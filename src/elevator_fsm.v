==> flow/design.v <==
module elevator(
    input  wire        clk,         
    input  wire        rst,         
    input  wire [3:0]  floor_req,   
    output wire        move_up,     
    output wire        move_down,   
    output wire        door_open    
);
    localparam IDLE = 2'b00;
    localparam UP   = 2'b01;
    localparam DOWN = 2'b10;
    localparam DOOR = 2'b11;
    localparam integer DOOR_TIME = 8;
    reg [1:0] state, next_state;
    reg [1:0] current_floor;
    reg [3:0] req_reg;         
    reg [7:0] door_cnt;
    reg move_up_r, move_down_r, door_open_r;
    assign move_up   = move_up_r;
    assign move_down = move_down_r;
    assign door_open = door_open_r;
    reg any_request;
    reg any_above;
    reg any_below;
    integer i;
    always @(posedge clk) begin
        if (rst) begin
            state         <= IDLE;
            current_floor <= 2'd0;
            req_reg       <= 4'b0000;
            door_cnt      <= 8'd0;
            move_up_r     <= 1'b0;
            move_down_r   <= 1'b0;
            door_open_r   <= 1'b0;
        end else begin
            req_reg <= req_reg | floor_req;
            state <= next_state;
            if (next_state == UP && state != UP) begin
                current_floor <= current_floor + 1'b1;
            end else if (next_state == UP && state == UP) begin
                current_floor <= current_floor + 1'b1;
            end else if (next_state == DOWN && state != DOWN) begin
                current_floor <= current_floor - 1'b1;
            end else if (next_state == DOWN && state == DOWN) begin
                current_floor <= current_floor - 1'b1;
            end else begin
                current_floor <= current_floor;
            end
            if (state != DOOR && next_state == DOOR) begin
                door_cnt <= 8'd0;
            end else if (next_state == DOOR) begin
                door_cnt <= door_cnt + 1'b1;
            end else begin
                door_cnt <= 8'd0;
            end
            if (state != DOOR && next_state == DOOR) begin
                req_reg[current_floor] <= 1'b0;
            end
            move_up_r   <= (next_state == UP);
            move_down_r <= (next_state == DOWN);
            door_open_r <= (next_state == DOOR);
        end
    end
    always @(*) begin
        next_state = state;
        any_request = 1'b0;
        any_above = 1'b0;
        any_below = 1'b0;
        for (i = 0; i < 4; i = i + 1) begin
            if (req_reg[i]) any_request = 1'b1;
            if (i > current_floor && req_reg[i]) any_above = 1'b1;
            if (i < current_floor && req_reg[i]) any_below = 1'b1;
        end
        case (state)
            IDLE: begin
                if (req_reg[current_floor]) next_state = DOOR;
                else if (any_above) next_state = UP;
                else if (any_below) next_state = DOWN;
                else next_state = IDLE;
            end
            UP: begin
                if (req_reg[current_floor]) next_state = DOOR;
                else if (any_above) next_state = UP;
                else if (any_below) next_state = DOWN;
                else next_state = IDLE;
            end
            DOWN: begin
                if (req_reg[current_floor]) next_state = DOOR;
                else if (any_below) next_state = DOWN;
                else if (any_above) next_state = UP;
                else next_state = IDLE;
            end
            DOOR: begin
                if (door_cnt >= (DOOR_TIME - 1)) begin
                    if (any_above) next_state = UP;
                    else if (any_below) next_state = DOWN;
                    else next_state = IDLE;
                end else begin
                    next_state = DOOR;
                end
            end
            default: next_state = IDLE;
        endcase
    end
endmodule
# From RTL to reports: elevator
# The steps from the RTL of elevator to its reports follow in flow order.
# Lines are those of the file above, counted from 1.
# Operators: Yosys type, input widths -> output width; for muxes data width and select width s.
# Cell names lack the library's common part.
# The mark -- stands for no value.
# inputs
design	elevator
clk_port	clk
cell_library	sky130hd
pvt_corner	tt_025C_1v80

# Elaborated design
# Yosys after proc, flatten, opt, wreduce and memory -nomap, before mapping. Memory bits, and registers merged into a memory's read port (data or address), are not among the register bits. Print and check cells are not counted. Equal cells are merged and count once.
# classes
n_addsub	4
compare	9
eq_ne	9
n_shift	3
n_mux	21
n_logic	5
n_reduce_logical	17
# op_table
operator	count
$mux 2	10
$logic_and 1x1->1	13
$mux 1	9
$shift 1x3->4 const A	2
$eq 2x2->1 const B	4
$or 4x4->4	2
$add 8x1->8 const B	1
$ge 8x3->1 const B	1
$pmux 2 s3	1
$gt 1x2->1 const A	2
$lt 1x2->1 const A	2
$eq 2x1->1 const B	2
$gt 2x2->1 const A	2
$lt 2x2->1 const A	2
$ne 2x2->1 const B	2
$shiftx 4x2->1	1
$and 4x4->4	1
$not 4->4	1
$reduce_bool 4->1	1
$mux 4	1
$neg 2->3	1
$reduce_or 3->1	1
$add 2x1->2 const B	1
$sub 2x1->2 const B	1
$ne 2x1->1 const B	1
$logic_not 2->1	1
$reduce_or 2->1	1
$not 1->1	1
# word_totals
reg_bits	19
word_cells	75

# Logic depth
# Yosys ltp: most cells in a row. Word level: on the elaborated netlist, between registers, memories and ports. Mapped: between sequential cells and ports; inverters and the memories' decode and read muxes count.
# logic_depth
depth_word	16
ABC_AREA	0
mapped_depth	9

# Mapped cells and area
# Yosys stat after the flow's synthesis: flattened, memories mapped to cells. It holds for the ABC_AREA given above (unset counts as 0); a run with the other value may have another netlist.
# synth_totals
cell_count	119
mapped_area_um2	1066.0
seq_area_um2	420.4
ff_cells	21
# by_type
cell	count	area_total_um2
dfxtp_1	21	420.403
ha_1	7	87.584
nor2_1	20	75.072
a211oi_1	5	37.536
xor2_1	4	35.034
nand3_1	6	30.029
nor3b_1	4	30.029
xnor2_1	3	26.275
and3_1	4	25.024
mux4_2	1	22.522
a21oi_1	4	20.019
nor3_1	4	20.019
nand2_1	5	18.768
or3_1	3	18.768
o41ai_2	1	16.266
inv_1	4	15.014
a2111oi_1	1	10.01
or4b_1	1	10.01
# Other cell types: 20; their cells: 21.

# Path before layout
# Path of least setup slack by OpenSTA after synthesis, without wires, with an ideal clock, recovery checks aside; 20% of the period is set as input and as output delay. Where synthesis merged equal registers, the netlist keeps one of their names.
# synth_timing
kind	register -> register
from	register current_floor[0]
to	register door_cnt[2]
tclk_ns	3.71
launch_ns	0.000
arrival_ns	2.092
setup_slack_ns	1.554
delay_ns	2.156
path_stages	10
path_buffers	1
period_less_setup_slack_ns	2.156
# "delay_ns" is the arrival time less input delay plus setup time.
# "path_stages" counts driving pins, that of a launching flip-flop among them; a cell with two outputs on the path counts twice.
# "period_less_setup_slack_ns" = period - worst setup slack (recovery checks aside). The figure is calculated, with input and output delays left at 20% of the set period.
# Between the ends stands the longest chain of elaborated cells between them, by number of cells; it is not shown to be the way that was timed. Of several equally long chains one is given.
# Each line given opens the expression or statement behind the cell; cells for indexed reads and writes are added by Yosys, which also makes memories of some case tables.
# At most two assigning lines are given for a register; there are more.
# synth_via
path_cell_list	dfxtp_1 inv_1 ha_1 or3b_1 nand3_1 a21oi_1 o21ai_1 or4b_1 clkbuf_1 nor2_1
elab_chain_len	13
cells_between	37
cone_classes	8 x compare; 1 x eq/ne; 1 x shift; 16 x mux; 1 x logic; 10 x reduce/logical
# synth_rtl
item	line	source
from (decl)	15	reg [1:0] current_floor;
from (assign)	39	current_floor <= current_floor + 1'b1;
from (assign)	41	current_floor <= current_floor + 1'b1;
$lt 1x2->1	72	if (i < current_floor && req_reg[i]) any_below = 1'b1;
$logic_and 1x1->1	72
$mux 1 (4 in a row)	72
$mux 2	96	else if (any_below) next_state = DOWN;
$mux 2	95	if (any_above) next_state = UP;
$mux 2	94	if (door_cnt >= (DOOR_TIME - 1)) begin
$pmux 2 s3	74	case (state)
$eq 2x2->1	51	end else if (next_state == DOOR) begin
$not 1->1	--
$reduce_or 3->1	--
to (assign)	50	door_cnt <= 8'd0;
to (assign)	52	door_cnt <= door_cnt + 1'b1;
to (decl)	17	reg [7:0] door_cnt;

# Worst path after layout
# Path of least setup slack in the final report of job 1 (OpenROAD, finished layout, wires in). Where an end is a register, its clock arrival counts in the times.
# layout_timing
kind	register -> register
from	register current_floor[0]
to	register door_cnt[7]
tclk_ns	2.82
launch_ns	0.30
arrival_ns	2.69
setup_slack_ns	0.37
path_stages	9
path_buffers	0
# Between the ends stands the longest chain of elaborated cells between them, by number of cells; it is not shown to be the way that was timed. Of several equally long chains one is given.
# At most two assigning lines are given for a register; there are more.
# layout_via
path_cell_list	dfxtp_1 inv_1 ha_1 or3b_1 nand3_1 a21oi_1 o21ai_1 or4b_1 nor2_1
elab_chain_len	13
cells_between	37
cone_classes	8 x compare; 1 x eq/ne; 1 x shift; 16 x mux; 1 x logic; 10 x reduce/logical
# layout_rtl
item	line	source
from (decl)	15	reg [1:0] current_floor;
from (assign)	39	current_floor <= current_floor + 1'b1;
from (assign)	41	current_floor <= current_floor + 1'b1;
$lt 1x2->1	72	if (i < current_floor && req_reg[i]) any_below = 1'b1;
$logic_and 1x1->1	72
$mux 1 (4 in a row)	72
$mux 2	96	else if (any_below) next_state = DOWN;
$mux 2	95	if (any_above) next_state = UP;
$mux 2	94	if (door_cnt >= (DOOR_TIME - 1)) begin
$pmux 2 s3	74	case (state)
$eq 2x2->1	51	end else if (next_state == DOOR) begin
$not 1->1	--
$reduce_or 3->1	--
to (assign)	50	door_cnt <= 8'd0;
to (assign)	52	door_cnt <= door_cnt + 1'b1;
to (decl)	17	reg [7:0] door_cnt;

# Module elevator, platform sky130hd: 2 stored runs of the flow (Yosys, OpenROAD) with differing settings, in no particular order. Input and output delays are each 20% of the period that was set; the output load is 0.01 pF.
# "achievedPeriod_ns" is the run's clock period less its worst setup slack. It is reckoned from that one timing run; input and output delays stay at 20% of the period that was set.
# "worst_path_time_ns" = time allowed to the worst setup path (clock period - input delay - output delay, where it has them) - its slack; a late launch clock adds to it, a late capture clock takes from it.
# "fin_power_uw": no workload was simulated; the value follows from the tool's default switching activity.
# Settings: - = not set for that run.
# A result given as - is not shown for that run.
name,job 1,job 2
period_ns,2.82,1.69
CORE_UTILIZATION,43,66
PLACE_DENSITY_LB_ADDON,0.29,-
CELL_PAD_IN_SITES_DETAIL_PLACEMENT,0,-
TNS_END_PERCENT,95,-
CTS_CLUSTER_SIZE,66,-
CAP_MARGIN,10,5
CORE_MARGIN,2,10
SLEW_MARGIN,20,20
SETUP_SLACK_MARGIN,-,-0.16
CORE_ASPECT_RATIO,-,0.69
ABC_AREA,-,0
GPL_TIMING_DRIVEN,-,1
MAX_ROUTING_LAYER,-,met4
synthArea_um2,1066.0,-
die_um2,2893.4,-
cell_area_final_um2,1217.4,-
finish.utilization_pct,50.5,-
worstSetupSlack_ns,0.372,-
tns_ns,0.000,-
hold_ws_ns,0.440,-
fin_power_uw,994.3,-
achievedPeriod_ns,2.448,-
worst_path_time_ns,2.45,-
worst_path_kind,register -> register,-
# Job 2: no results, placement failed with DPL-0033
